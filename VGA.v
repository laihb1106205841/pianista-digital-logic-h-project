==> flow/design.v <==
`timescale 1ns / 1ps
`timescale 1ns / 1ps
module VGA_Display_Color_OneHot (
  input wire clk,              
  input wire rst,              
  input wire [6:0] input_signal,  
  output reg [3:0] red,        
  output reg [3:0] green,      
  output reg [3:0] blue,       
  output reg h_sync,           
  output reg v_sync            
);
  parameter H_SYNC_CYCLES = 96;  
  parameter H_BACK_PORCH = 48;  
  parameter H_ACTIVE = 640;     
  parameter H_FRONT_PORCH = 16;  
  parameter V_SYNC_LINES = 2;    
  parameter V_BACK_PORCH = 33;   
  parameter V_ACTIVE = 480;      
  parameter V_FRONT_PORCH = 10;  
  reg [10:0] h_count = 0;
  reg [10:0] v_count = 0;
  always @(posedge clk or posedge rst) begin
    if (rst) begin
      h_count <= 0;
      v_count <= 0;
      h_sync <= 0;
      v_sync <= 0;
    end else begin
      if (h_count == H_SYNC_CYCLES + H_BACK_PORCH + H_ACTIVE + H_FRONT_PORCH - 1)
        h_count <= 0;
      else
        h_count <= h_count + 1;
      if (v_count == V_SYNC_LINES + V_BACK_PORCH + V_ACTIVE + V_FRONT_PORCH - 1) begin
        v_count <= 0;
        h_sync <= 1;  
      end else begin
        v_count <= v_count + 1;
        h_sync <= 0;
      end
      if (v_count == V_SYNC_LINES + V_BACK_PORCH - 1)
        v_sync <= 1;
      else if (v_count == V_SYNC_LINES + V_BACK_PORCH + V_ACTIVE + V_FRONT_PORCH - 1)
        v_sync <= 0;
    end
  end
  always @* begin
    case (input_signal)
      7'b1000000: begin  
        red = 4'b1111;
        green = 4'b0000;
        blue = 4'b0000;
      end
      7'b0100000: begin  
        red = 4'b1111;
        green = 4'b1100;
        blue = 4'b0000;
      end
      7'b0010000: begin  
        red = 4'b1111;
        green = 4'b1111;
        blue = 4'b0000;
      end
      7'b0001000: begin  
        red = 4'b0000;
        green = 4'b1111;
        blue = 4'b0000;
      end
      7'b0000100: begin  
        red = 4'b0000;
        green = 4'b1111;
        blue = 4'b1111;
      end
      7'b0000010: begin  
        red = 4'b0000;
        green = 4'b0000;
        blue = 4'b1111;
      end
      7'b0000001: begin  
        red = 4'b1111;
        green = 4'b0000;
        blue = 4'b1111;
      end
      default: begin  
        red = 4'b0000;
        green = 4'b0000;
        blue = 4'b0000;
      end
    endcase
  end
endmodule
Step by step through the tools: VGA_Display_Color_OneHot
What the tools print for VGA_Display_Color_OneHot, step after step.
Line numbers count from 1 in the design file above.
Operators carry their Yosys type and port widths (W data, S select, Z words).
Cell names lack the library's common part.
The mark -- stands for no value.
- top: VGA_Display_Color_OneHot
- clock: clk
- cell library: sky130hd
- library corner: tt_025C_1v80

Word level
Source: Yosys, flattened and elaborated, memories not mapped. Widths are those after wreduce. Registers that Yosys merges into a memory's read port (data or address) are not register bits. Print and check cells do not count. Equal cells are merged and count once.
- register bits after elaboration at 13
- noted bits of input ports: 9
- noted output and inout bits: 14
- noted elaborated cells: 24
- add/subtract/negate cells: 1
- eq/ne operators at 9
- noted multiplexer cells: 7
- reductions and logical operators at 4
- operators by type and width (operator ; count):
    $add A11 B1 Y11 const B ; 1
    $eq A11 B10 Y1 const B ; 1
    $eq A11 B6 Y1 const B ; 1
    $mux W11 ; 1
    $pmux W4 S2 ; 1
    $mux W4 ; 2
    $eq A7 B1 Y1 const B ; 1
    $eq A7 B2 Y1 const B ; 1
    $eq A7 B3 Y1 const B ; 1
    $eq A7 B4 Y1 const B ; 1
    $eq A7 B5 Y1 const B ; 1
    $eq A7 B6 Y1 const B ; 1
    $eq A7 B7 Y1 const B ; 1
    $reduce_or A3 Y1 ; 2
    $reduce_or A4 Y1 ; 1
    $mux W1 ; 3
    $reduce_bool A2 Y1 ; 1

Depth
Depth = most cells in a row (Yosys ltp): at word level without a register or memory, in the mapped netlist without a sequential cell, where the memories' decode and read muxes count.
- depth in word-level cells at 3
- ABC_AREA at 0
- noted gate-level depth with buffers: 5
- noted gate-level depth less buffers: 5

Netlist
Yosys stat after the flow's synthesis: flattened, memories mapped to cells. It holds for the ABC_AREA given above (unset counts as 0); a run with the other value may have another netlist.
- cell types (type ; count ; area in all (µm²)):
    dfrtp_1 ; 13 ; 325.312
    xor2_1 ; 8 ; 70.067
    buf_4 ; 8 ; 60.058
    ha_1 ; 3 ; 37.536
    nor2_1 ; 7 ; 26.275
    xnor2_1 ; 3 ; 26.275
    o21ai_0 ; 5 ; 25.024
    nor4_4 ; 1 ; 21.27
    nand3_1 ; 4 ; 20.019
    nor3_1 ; 4 ; 20.019
    inv_1 ; 5 ; 18.768
    nor2b_1 ; 3 ; 18.768
    or3_1 ; 3 ; 18.768
    a21oi_1 ; 3 ; 15.014
    nand2_1 ; 4 ; 15.014
    nand4_1 ; 2 ; 12.512
    or4_4 ; 1 ; 11.261
    a221oi_1 ; 1 ; 8.758
Not listed: further types 8, cells in them 8.
- noted cells in the netlist: 86
- noted synthesis area: 808.3 µm²
- area of sequential cells at 325.3 µm²
- noted flip-flops: 13
- noted buffers: 9

Worst setup path after synthesis
Source: OpenSTA report_checks on the synthesized netlist (no wires, ideal clock, input and output delay 20% of the period each), path of least setup slack; recovery checks are left aside. Register names are those of the netlist, which keeps one name where synthesis merged equal registers.
- path kind: input -> output
- start point: input input_signal[2]
- end point: output red[1]
- period at 3.12 ns
- input delay at 0.624 ns
- noted output delay: 0.624 ns
- time at the first pin: 0.624 ns
- arrival at 1.835 ns
- required time at 2.496 ns
- slack at 0.661 ns
- noted delay of the path: 1.211 ns
- stages: 4
- buffers on the path: 2
- period reached after synthesis at 2.459 ns
"delay of the path" is the arrival time less input delay plus setup time.
At an output port there is no setup time.
"stages" counts driving pins, that of a launching flip-flop among them; a cell with two outputs on the path counts twice.
"period reached after synthesis" = period - worst setup slack (recovery checks aside). The figure is calculated, with input and output delays left at 20% of the set period.
Between the ends stands the longest chain of elaborated cells between them, by number of cells; it is not shown to be the way that was timed. Of several equally long chains one is given.
A line is the first line of the expression or statement that the cell stems from. Yosys adds cells for indexed reads and writes and turns some case tables into memories.
- cell sequence: clkbuf_1 -> or3_1 -> a221oi_1 -> buf_4
- noted cells in the longest elaborated chain: 3
- noted elaborated cells on any way between the ends: 6
- noted RTL lines with such cells: 1
- those cells by class: eq/ne (4); mux (1); reduce/logical (1)
- RTL lines, path post-synthesis (item ; RTL line ; source):
    start, declared ; 6 ; input wire [6:0] input_signal,
    $eq A7 B1 Y1 ; 48 ; case (input_signal)
    $reduce_or A4 Y1 ; -- ;
    $mux W4 ; 48 ;
    end, declared ; 7 ; output reg [3:0] red,
Some nets on the timed path still bear RTL names; the line given drives or declares the net.
- named nets, post-synthesis (net ; RTL line):
    red[0] ; 48

Path in the finished layout
Path of least setup slack in the final report of run A (OpenROAD, finished layout, wires in). Where an end is a register, its clock arrival counts in the times.
- path kind: input -> output
- start point: input input_signal[4]
- end point: output red[2]
- period at 2.15 ns
- input delay at 0.43 ns
- noted output delay: 0.43 ns
- time at the first pin: 0.43 ns
- arrival at 1.66 ns
- required time at 1.72 ns
- slack at 0.06 ns
- stages: 5
- buffers on the path: 3
Between the ends stands the longest chain of elaborated cells between them, by number of cells; it is not shown to be the way that was timed. Of several equally long chains one is given.
- cell sequence: clkdlybuf4s15_2 -> or3_4 -> a221oi_4 -> buf_4 -> buf_2
- noted cells in the longest elaborated chain: 3
- noted elaborated cells on any way between the ends: 6
- noted RTL lines with such cells: 1
- those cells by class: eq/ne (4); mux (1); reduce/logical (1)
- RTL lines, path post-layout (item ; RTL line ; source):
    start, declared ; 6 ; input wire [6:0] input_signal,
    $eq A7 B1 Y1 ; 48 ; case (input_signal)
    $reduce_or A4 Y1 ; -- ;
    $mux W4 ; 48 ;
    end, declared ; 7 ; output reg [3:0] red,

Subject: flow runs of VGA_Display_Color_OneHot

Hi,

Record of 2 stored runs of the RTL-to-layout flow on VGA_Display_Color_OneHot, platform sky130hd. The runs are unordered. Constraints: input delay and output delay 20% of the set period each, output load 0.01 pF.
"reached clock period" means the clock period less the worst setup slack. The figure is calculated, with input and output delays left at 20% of the set period.
"time on the worst setup path" is the time allowed to the run's worst setup path (the clock period less input and output delay, where it has them) less its slack. Clock arrival times count: a late capture clock shortens it, a late launch clock lengthens it.
By "power consumption" is meant OpenSTA's value without simulated activity: inputs other than the clock are taken to toggle once in ten clock periods, and the tool carries that through the logic.

Run A

==> flow/run.sh <==
#!/bin/bash
# the make line also repeats the synthesis and layout settings of config.mk as NAME=value (left out here)
make -C /OpenROAD-flow-scripts/flow DESIGN_CONFIG=/design/flow/config.mk WORK_HOME=/design/flow/orfs CLKGATE_MAP_FILE= finish
==> flow/config.mk <==
export PLATFORM = sky130hd
export DESIGN_NAME = VGA_Display_Color_OneHot
export DESIGN_NICKNAME = VGA_Display_Color_OneHot
export VERILOG_FILES = /design/flow/design.v
export SDC_FILE = /design/flow/constraint.sdc
export NUM_CORES = 4
export LEC_CHECK = 0
export CAP_MARGIN = 20
export CORE_ASPECT_RATIO = 1.5
export CORE_MARGIN = 2
export CORE_UTILIZATION = 16
export CTS_CLUSTER_SIZE = 87
export GPL_TIMING_DRIVEN = 0
export MIN_ROUTING_LAYER = met1
export PLACE_DENSITY_LB_ADDON = 0.26
export SLEW_MARGIN = 40
export TNS_END_PERCENT = 90
==> flow/constraint.sdc <==
create_clock -name core_clock -period 2.15 [get_ports {clk}]
set_input_delay 0.4300 -clock core_clock [delete_from_list [all_inputs] [get_ports {clk}]]
set_output_delay 0.4300 -clock core_clock [all_outputs]
set_load 0.01 [all_outputs]

Measured in run A:
- reached clock period: 2.089 ns
- noted the mapped cell area after synthesis: 808.3 µm²
- time on the worst setup path: 1.23 ns
- kind of the worst setup path: input -> output
- noted the setup slack of the critical path: 0.061 ns
- utilization after layout at 0.242
- area inside the die boundary at 5647.8 µm²
- noted the power consumption: 525.5 uW
- noted the standard-cell area after routing: 1171.1 µm²

Run B

==> flow/run.sh <==
#!/bin/bash
# the make line also repeats the synthesis and layout settings of config.mk as NAME=value (left out here)
make -C /OpenROAD-flow-scripts/flow DESIGN_CONFIG=/design/flow/config.mk WORK_HOME=/design/flow/orfs CLKGATE_MAP_FILE= finish
==> flow/config.mk <==
export PLATFORM = sky130hd
export DESIGN_NAME = VGA_Display_Color_OneHot
export DESIGN_NICKNAME = VGA_Display_Color_OneHot
export VERILOG_FILES = /design/flow/design.v
export SDC_FILE = /design/flow/constraint.sdc
export NUM_CORES = 4
export LEC_CHECK = 0
export CAP_MARGIN = 20
export CELL_PAD_IN_SITES_GLOBAL_PLACEMENT = 1
export CORE_MARGIN = 2
export CORE_UTILIZATION = 24
export CTS_CLUSTER_SIZE = 43
export GPL_ROUTABILITY_DRIVEN = 0
export GPL_TIMING_DRIVEN = 0
export MIN_ROUTING_LAYER = met2
export PLACE_DENSITY_LB_ADDON = 0.11
export SETUP_SLACK_MARGIN = 0.23
export SLEW_MARGIN = 25
export TNS_END_PERCENT = 65
==> flow/constraint.sdc <==
create_clock -name core_clock -period 1.92 [get_ports {clk}]
set_input_delay 0.3840 -clock core_clock [delete_from_list [all_inputs] [get_ports {clk}]]
set_output_delay 0.3840 -clock core_clock [all_outputs]
set_load 0.01 [all_outputs]

Measured in run B:
- noted the standard-cell area after routing: 1268.7 µm²
- time on the worst setup path: 1.20 ns
- kind of the worst setup path: input -> output
- utilization after layout at 0.386
- noted the mapped cell area after synthesis: 808.3 µm²
- noted the power consumption: 537.3 uW
- area inside the die boundary at 3847.7 µm²
- noted the setup slack of the critical path: -0.043 ns
- reached clock period: 1.963 ns

Regards
